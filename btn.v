==> flow/design.v <==
module btn(
	input PlayerA_up_i,
	input PlayerA_down_i,
	input PlayerB_up_i,
	input PlayerB_down_i,
	input pixel_clk,
	input reset,
    output reg PlayerA_up_out,
    output reg PlayerA_down_out,
    output reg PlayerB_up_out,
    output reg PlayerB_down_out
);
reg [1 : 0] PlayerA_up_sw;
reg [1 : 0] PlayerA_down_sw;
reg [1 : 0] PlayerB_up_sw;
reg [1 : 0] PlayerB_down_sw;
reg [16 : 0] PlayerA_up_cnt;
reg [16 : 0] PlayerA_down_cnt;
reg [16 : 0] PlayerB_up_cnt;
reg [16 : 0] PlayerB_down_cnt;
reg PlayerA_up_state_o;
reg PlayerA_down_state_o;
reg PlayerB_up_state_o;
reg PlayerB_down_state_o;
wire PlayerA_up_cnt_max = (PlayerA_up_cnt == 16'hFFFF);
wire PlayerA_down_cnt_max = (PlayerA_down_cnt == 16'hFFFF);
wire PlayerB_up_cnt_max = (PlayerB_up_cnt == 16'hFFFF);
wire PlayerB_down_cnt_max = (PlayerB_down_cnt == 16'hFFFF);
wire PlayerA_up_change = (PlayerA_up_state_o != PlayerA_up_sw[1]);
wire PlayerA_down_change = (PlayerA_down_state_o != PlayerA_down_sw[1]);
wire PlayerB_up_change = (PlayerB_up_state_o != PlayerB_up_sw[1]);
wire PlayerB_down_change = (PlayerB_down_state_o != PlayerB_down_sw[1]);
always@(posedge pixel_clk or negedge reset)
begin
    if(!reset)
	begin
        PlayerA_up_sw <= 0;
    end
    else 
    begin
        PlayerA_up_sw <= {PlayerA_up_sw[0], ~PlayerA_up_i};
    end
end
always@(posedge pixel_clk or negedge reset)
begin
    if(!reset)
	begin
        PlayerA_down_sw <= 0;
    end
    else 
    begin
	    PlayerA_down_sw <= {PlayerA_down_sw[0], ~PlayerA_down_i};
    end
end
always@(posedge pixel_clk or negedge reset)
begin
    if(!reset)
	begin
        PlayerB_up_sw <= 0;
    end
    else 
    begin
	    PlayerB_up_sw <= {PlayerB_up_sw[0], ~PlayerB_up_i};
    end
end
always@(posedge pixel_clk or negedge reset)
begin
    if(!reset)
	begin
        PlayerB_down_sw <= 0;
    end
    else 
    begin
	    PlayerB_down_sw <= {PlayerB_down_sw[0], ~PlayerB_down_i};
    end
end
always@(posedge pixel_clk)
begin
    if(!reset)
	begin
        PlayerA_up_cnt <= 0;
    end
    else if(PlayerA_up_change)
	begin
		PlayerA_up_cnt <= PlayerA_up_cnt + 1;
	end
	else
	begin
		PlayerA_up_cnt <= 0;
	end
end
always@(posedge pixel_clk)
begin
    if(!reset)
	begin
        PlayerA_up_state_o <= 0;
    end
    else if(PlayerA_up_change == 1 && PlayerA_up_cnt_max == 1)
	begin
		PlayerA_up_state_o <= ~PlayerA_up_state_o;
	end
end
always@(posedge pixel_clk)
begin
    if(!reset)
	begin
        PlayerA_down_cnt <= 0;
    end
    else if(PlayerA_down_change)
	begin
		PlayerA_down_cnt <= PlayerA_down_cnt + 1;
	end
	else
	begin
		PlayerA_down_cnt <= 0;
	end
end
always@(posedge pixel_clk)
begin
    if(!reset)
	begin
        PlayerA_down_state_o <= 0;
    end
    else if(PlayerA_down_change && PlayerA_down_cnt_max)
	begin
		PlayerA_down_state_o <= ~PlayerA_down_state_o;
	end
end
always@(posedge pixel_clk)
begin
    if(!reset)
	begin
        PlayerB_up_cnt <= 0;
    end
    else if(PlayerB_up_change)
	begin
		PlayerB_up_cnt <= PlayerB_up_cnt + 1;
	end
	else
	begin
		PlayerB_up_cnt <= 0;
	end
end
always@(posedge pixel_clk)
begin
    if(!reset)
	begin
        PlayerB_up_state_o <= 0;
    end
    else if(PlayerB_up_change && PlayerB_up_cnt_max)
	begin
		PlayerB_up_state_o <= ~PlayerB_up_state_o;
	end
end
always@(posedge pixel_clk)
begin
    if(!reset)
	begin
        PlayerB_down_cnt <= 0;
    end
    else if(PlayerB_down_change)
	begin
		PlayerB_down_cnt <= PlayerB_down_cnt + 1;
	end
	else
	begin
		PlayerB_down_cnt <= 0;
	end
end
always@(posedge pixel_clk)
begin
    if(!reset)
	begin
        PlayerB_down_state_o <= 0;
    end
    else if(PlayerB_down_change && PlayerB_down_cnt_max)
	begin
		PlayerB_down_state_o <= ~PlayerB_down_state_o;
	end
end
always@(posedge pixel_clk)
begin
    if(!reset)
	begin
        PlayerA_up_out <= 0;
    end
    else
    begin
        PlayerA_up_out <= PlayerA_up_change & PlayerA_up_cnt_max & ~PlayerA_up_state_o;
    end
end
always@(posedge pixel_clk)
begin
    if(!reset)
	begin
        PlayerA_down_out <= 0;
    end
    else
    begin
        PlayerA_down_out <= PlayerA_down_change & PlayerA_down_cnt_max & ~PlayerA_down_state_o;
    end
end
always@(posedge pixel_clk)
begin
    if(!reset)
	begin
        PlayerB_up_out <= 0;
    end
    else
    begin
        PlayerB_up_out <= PlayerB_up_change & PlayerB_up_cnt_max & ~PlayerB_up_state_o;
    end
end
always@(posedge pixel_clk)
begin
    if(!reset)
	begin
        PlayerB_down_out <= 0;
    end
    else
    begin
        PlayerB_down_out <= PlayerB_down_change & PlayerB_down_cnt_max & ~PlayerB_down_state_o;
    end
end
endmodule
Reports on btn
What the tools print for btn, step after step.
Line numbers count from 1 in the design file above.
Operators: Yosys type, input widths -> output width; for muxes data width and select width s.
Cell names lack the library's common part.
The mark - stands for no value.
- top module: btn
- clock port: pixel_clk
- cell library: sky130hd
- library corner: tt_025C_1v80

Word level
Counts by Yosys on the flattened word-level netlist (proc, flatten, opt, wreduce; memories kept). Register bits leave out memories and registers merged into their read ports (data or address); mux counts leave out enables and synchronous resets folded into registers. Print and check cells are left out. Cells with the same type and inputs are merged into one.
- reduce/logical cells at 8
- $add $sub $neg: 4
- bitwise operators at 16
- noted equal/unequal tests: 8
- operator list (cell ; count):
    $add 17x1->17 const B ; 4
    $eq 17x16->1 const B ; 4
    $and 1x1->1 ; 8
    $not 1->1 ; 8
    $reduce_and 2->1 ; 4
    $ne 1x1->1 ; 4
    $logic_and 1x1->1 ; 4
- noted word-level cells: 52
- register bits at 84

Depth
Longest topological path by Yosys (ltp), each cell counted once; first at word level (registers and memories cut), then after technology mapping (sequential cells cut; the memories' decode and read muxes count).
- depth in word-level cells: 3
- ABC_AREA at 0
- mapped depth: 7
- gate-level depth less buffers at 7

After synthesis
The flow's flattened synthesis, as Yosys stat reports it; memories are mapped. The netlist is that of the ABC_AREA named above (0 if unset); the other value can give another one.
- cells by type (type ; count):
    dfxtp_1 ; 76
    xnor2_1 ; 44
    nor2_1 ; 68
    dfrtp_1 ; 8
    ha_1 ; 8
    nand3_1 ; 20
    inv_1 ; 23
    nor3_1 ; 17
    xor2_1 ; 8
    nand4_1 ; 11
    nor4_1 ; 11
    nand2_1 ; 16
    and3_1 ; 9
    and4b_1 ; 4
    mux2i_1 ; 4
    nand4_2 ; 3
    or3_1 ; 6
    a21oi_1 ; 7
Other cell types: 9; their cells: 21.
- buffer cells: 5
- mapped flip-flops: 84
- noted synthesis area: 3365.7 µm²
- noted area of sequential cells: 1721.7 µm²
- noted mapped cells: 364

Timing after synthesis
OpenSTA on the mapped netlist: ideal clock, no wires. The path of least setup slack (recovery checks aside). Input and output delay are each 20% of the period. Register names are those of the netlist, which keeps one name where synthesis merged equal registers.
- kind: register -> register
- start: register PlayerB_up_cnt[0]
- end: register PlayerB_up_state_o
- noted setup slack: 86 ps
- setup time: 116 ps
- noted path delay: 1814 ps
- arrival at 1698 ps
- noted time at the first pin: 0 ps
- data required time: 1784 ps
- clock period at 1900 ps
- driving pins on the path: 8
- noted synthesis period reached: 1814 ps
"path delay" = arrival - input delay + setup time.
"driving pins on the path" counts driving pins, that of a launching flip-flop among them; a cell with two outputs on the path counts twice.
"synthesis period reached" = period - worst setup slack (recovery checks aside). The figure is calculated, with input and output delays left at 20% of the set period.
Between the ends stands the longest chain of elaborated cells between them, by number of cells; it is not shown to be the way that was timed. Of several equally long chains one is given.
Each line given opens the expression or statement behind the cell; cells for indexed reads and writes are added by Yosys, which also makes memories of some case tables.
At most two assigning lines are given for a register; there are more.
- cells stage by stage: dfxtp_1 ha_1 nand3_1 nor4_1 and3_1 ha_1 mux2i_1 nor2b_1
- cells in the longest elaborated chain at 2
- noted elaborated cells on any way between the ends: 2
- RTL lines with such cells: 2
- those cells by class: 1 x eq/ne; 1 x reduce/logical
- RTL lines, path post-synthesis (item ; RTL line ; source):
    start: declaration ; 19 ; reg [16 : 0] PlayerB_up_cnt;
    start: assignment ; 133 ; PlayerB_up_cnt <= 0;
    start: assignment ; 137 ; PlayerB_up_cnt <= PlayerB_up_cnt + 1;
    $eq 17x16->1 ; 27 ; wire PlayerB_up_cnt_max = (PlayerB_up_cnt == 16'hFFFF);
    $logic_and 1x1->1 ; 150 ; else if(PlayerB_up_change && PlayerB_up_cnt_max)
    end: assignment ; 148 ; PlayerB_up_state_o <= 0;
    end: assignment ; 152 ; PlayerB_up_state_o <= ~PlayerB_up_state_o;
    end: declaration ; 23 ; reg PlayerB_up_state_o;

Timing after layout
Path of least setup slack in the final report of record 2 (OpenROAD, finished layout, wires in). Where an end is a register, its clock arrival counts in the times.
The path's times are printed in steps of 10 ps; the period is the one set.
- kind: register -> register
- start: register PlayerB_up_cnt[0]
- end: register PlayerB_up_state_o
- driving pins on the path: 8
- noted setup slack: 370 ps
- clock period at 2220 ps
- noted time at the first pin: 330 ps
- setup time: 100 ps
- data required time: 2460 ps
- arrival at 2090 ps
Between the ends stands the longest chain of elaborated cells between them, by number of cells; it is not shown to be the way that was timed. Of several equally long chains one is given.
At most two assigning lines are given for a register; there are more.
- cells stage by stage: dfxtp_1 ha_1 nand3_1 nor4_1 and3_1 ha_1 mux2i_1 nor2b_1
- cells in the longest elaborated chain at 2
- noted elaborated cells on any way between the ends: 2
- RTL lines with such cells: 2
- those cells by class: 1 x eq/ne; 1 x reduce/logical
- RTL lines, path post-layout (item ; RTL line ; source):
    start: declaration ; 19 ; reg [16 : 0] PlayerB_up_cnt;
    start: assignment ; 133 ; PlayerB_up_cnt <= 0;
    start: assignment ; 137 ; PlayerB_up_cnt <= PlayerB_up_cnt + 1;
    $eq 17x16->1 ; 27 ; wire PlayerB_up_cnt_max = (PlayerB_up_cnt == 16'hFFFF);
    $logic_and 1x1->1 ; 150 ; else if(PlayerB_up_change && PlayerB_up_cnt_max)
    end: assignment ; 148 ; PlayerB_up_state_o <= 0;
    end: assignment ; 152 ; PlayerB_up_state_o <= ~PlayerB_up_state_o;
    end: declaration ; 23 ; reg PlayerB_up_state_o;

# Flow runs of btn

Settings and measured results of 2 stored flow runs for module btn (sky130hd), not sorted in any way. The constraints put input and output delay at 20% of the set period each and load the outputs with 0.01 pF.
By "achieved clock period" is meant the clock period of the run minus its worst setup slack. This is arithmetic on one report: input and output delays are still those of the set period (20% each).
By "allowed time less slack (worst setup path)" is meant the share of the clock period that the worst setup path is allowed (20% is reserved at inputs, 20% at outputs), minus its slack. Clock arrival times at its registers enter into it.
By "total power after layout" is meant OpenSTA's value without simulated activity: inputs other than the clock are taken to toggle once in ten clock periods, and the tool carries that through the logic.
"allowed time less slack (worst setup path)" is known to 10 ps.

Record 1

==> flow/run.sh <==
#!/bin/bash
# the make line also repeats the synthesis and layout settings of config.mk as NAME=value (left out here)
make -C /OpenROAD-flow-scripts/flow DESIGN_CONFIG=/design/flow/config.mk WORK_HOME=/design/flow/orfs CLKGATE_MAP_FILE= finish
==> flow/config.mk <==
export PLATFORM = sky130hd
export DESIGN_NAME = btn
export DESIGN_NICKNAME = btn
export VERILOG_FILES = /design/flow/design.v
export SDC_FILE = /design/flow/constraint.sdc
export NUM_CORES = 4
export LEC_CHECK = 0
export CAP_MARGIN = 30
export CELL_PAD_IN_SITES_DETAIL_PLACEMENT = 2
export CELL_PAD_IN_SITES_GLOBAL_PLACEMENT = 2
export CORE_MARGIN = 2
export CORE_UTILIZATION = 58
export CTS_CLUSTER_DIAMETER = 57
export GPL_TIMING_DRIVEN = 1
export MAX_ROUTING_LAYER = met4
export PLACE_DENSITY_LB_ADDON = 0.03
export SLEW_MARGIN = 30
==> flow/constraint.sdc <==
create_clock -name core_clock -period 2.19 [get_ports {pixel_clk}]
set_input_delay 0.4380 -clock core_clock [delete_from_list [all_inputs] [get_ports {pixel_clk}]]
set_output_delay 0.4380 -clock core_clock [all_outputs]
set_load 0.01 [all_outputs]

Record 1: no final report: placement broke off with FLW-0024.

Record 2

==> flow/run.sh <==
#!/bin/bash
# the make line also repeats the synthesis and layout settings of config.mk as NAME=value (left out here)
make -C /OpenROAD-flow-scripts/flow DESIGN_CONFIG=/design/flow/config.mk WORK_HOME=/design/flow/orfs CLKGATE_MAP_FILE= finish
==> flow/config.mk <==
export PLATFORM = sky130hd
export DESIGN_NAME = btn
export DESIGN_NICKNAME = btn
export VERILOG_FILES = /design/flow/design.v
export SDC_FILE = /design/flow/constraint.sdc
export NUM_CORES = 4
export LEC_CHECK = 0
export ABC_AREA = 0
export CAP_MARGIN = 20
export CELL_PAD_IN_SITES_GLOBAL_PLACEMENT = 3
export CORE_MARGIN = 2
export CORE_UTILIZATION = 36
export CTS_CLUSTER_SIZE = 31
export GPL_ROUTABILITY_DRIVEN = 1
export MIN_ROUTING_LAYER = met1
export SETUP_SLACK_MARGIN = -0.01
export SLEW_MARGIN = 20
==> flow/constraint.sdc <==
create_clock -name core_clock -period 2.22 [get_ports {pixel_clk}]
set_input_delay 0.4440 -clock core_clock [delete_from_list [all_inputs] [get_ports {pixel_clk}]]
set_output_delay 0.4440 -clock core_clock [all_outputs]
set_load 0.01 [all_outputs]

Measured in record 2:
- synthesized cell area at 3,365.7 µm²
- area of the standard cells in the finished layout at 3,915.0 µm²
- worst hold slack: 352 ps
- full die area at 10,138.5 µm²
- noted the total power after layout: 0.002913 W
- noted the total negative slack: 0 ps
- final utilization at 0.428
- noted the worst slack on setup checks: 365 ps
- noted the achieved clock period: 1,855 ps
- noted the allowed time less slack (worst setup path): 1,850 ps
- worst path kind: register -> register
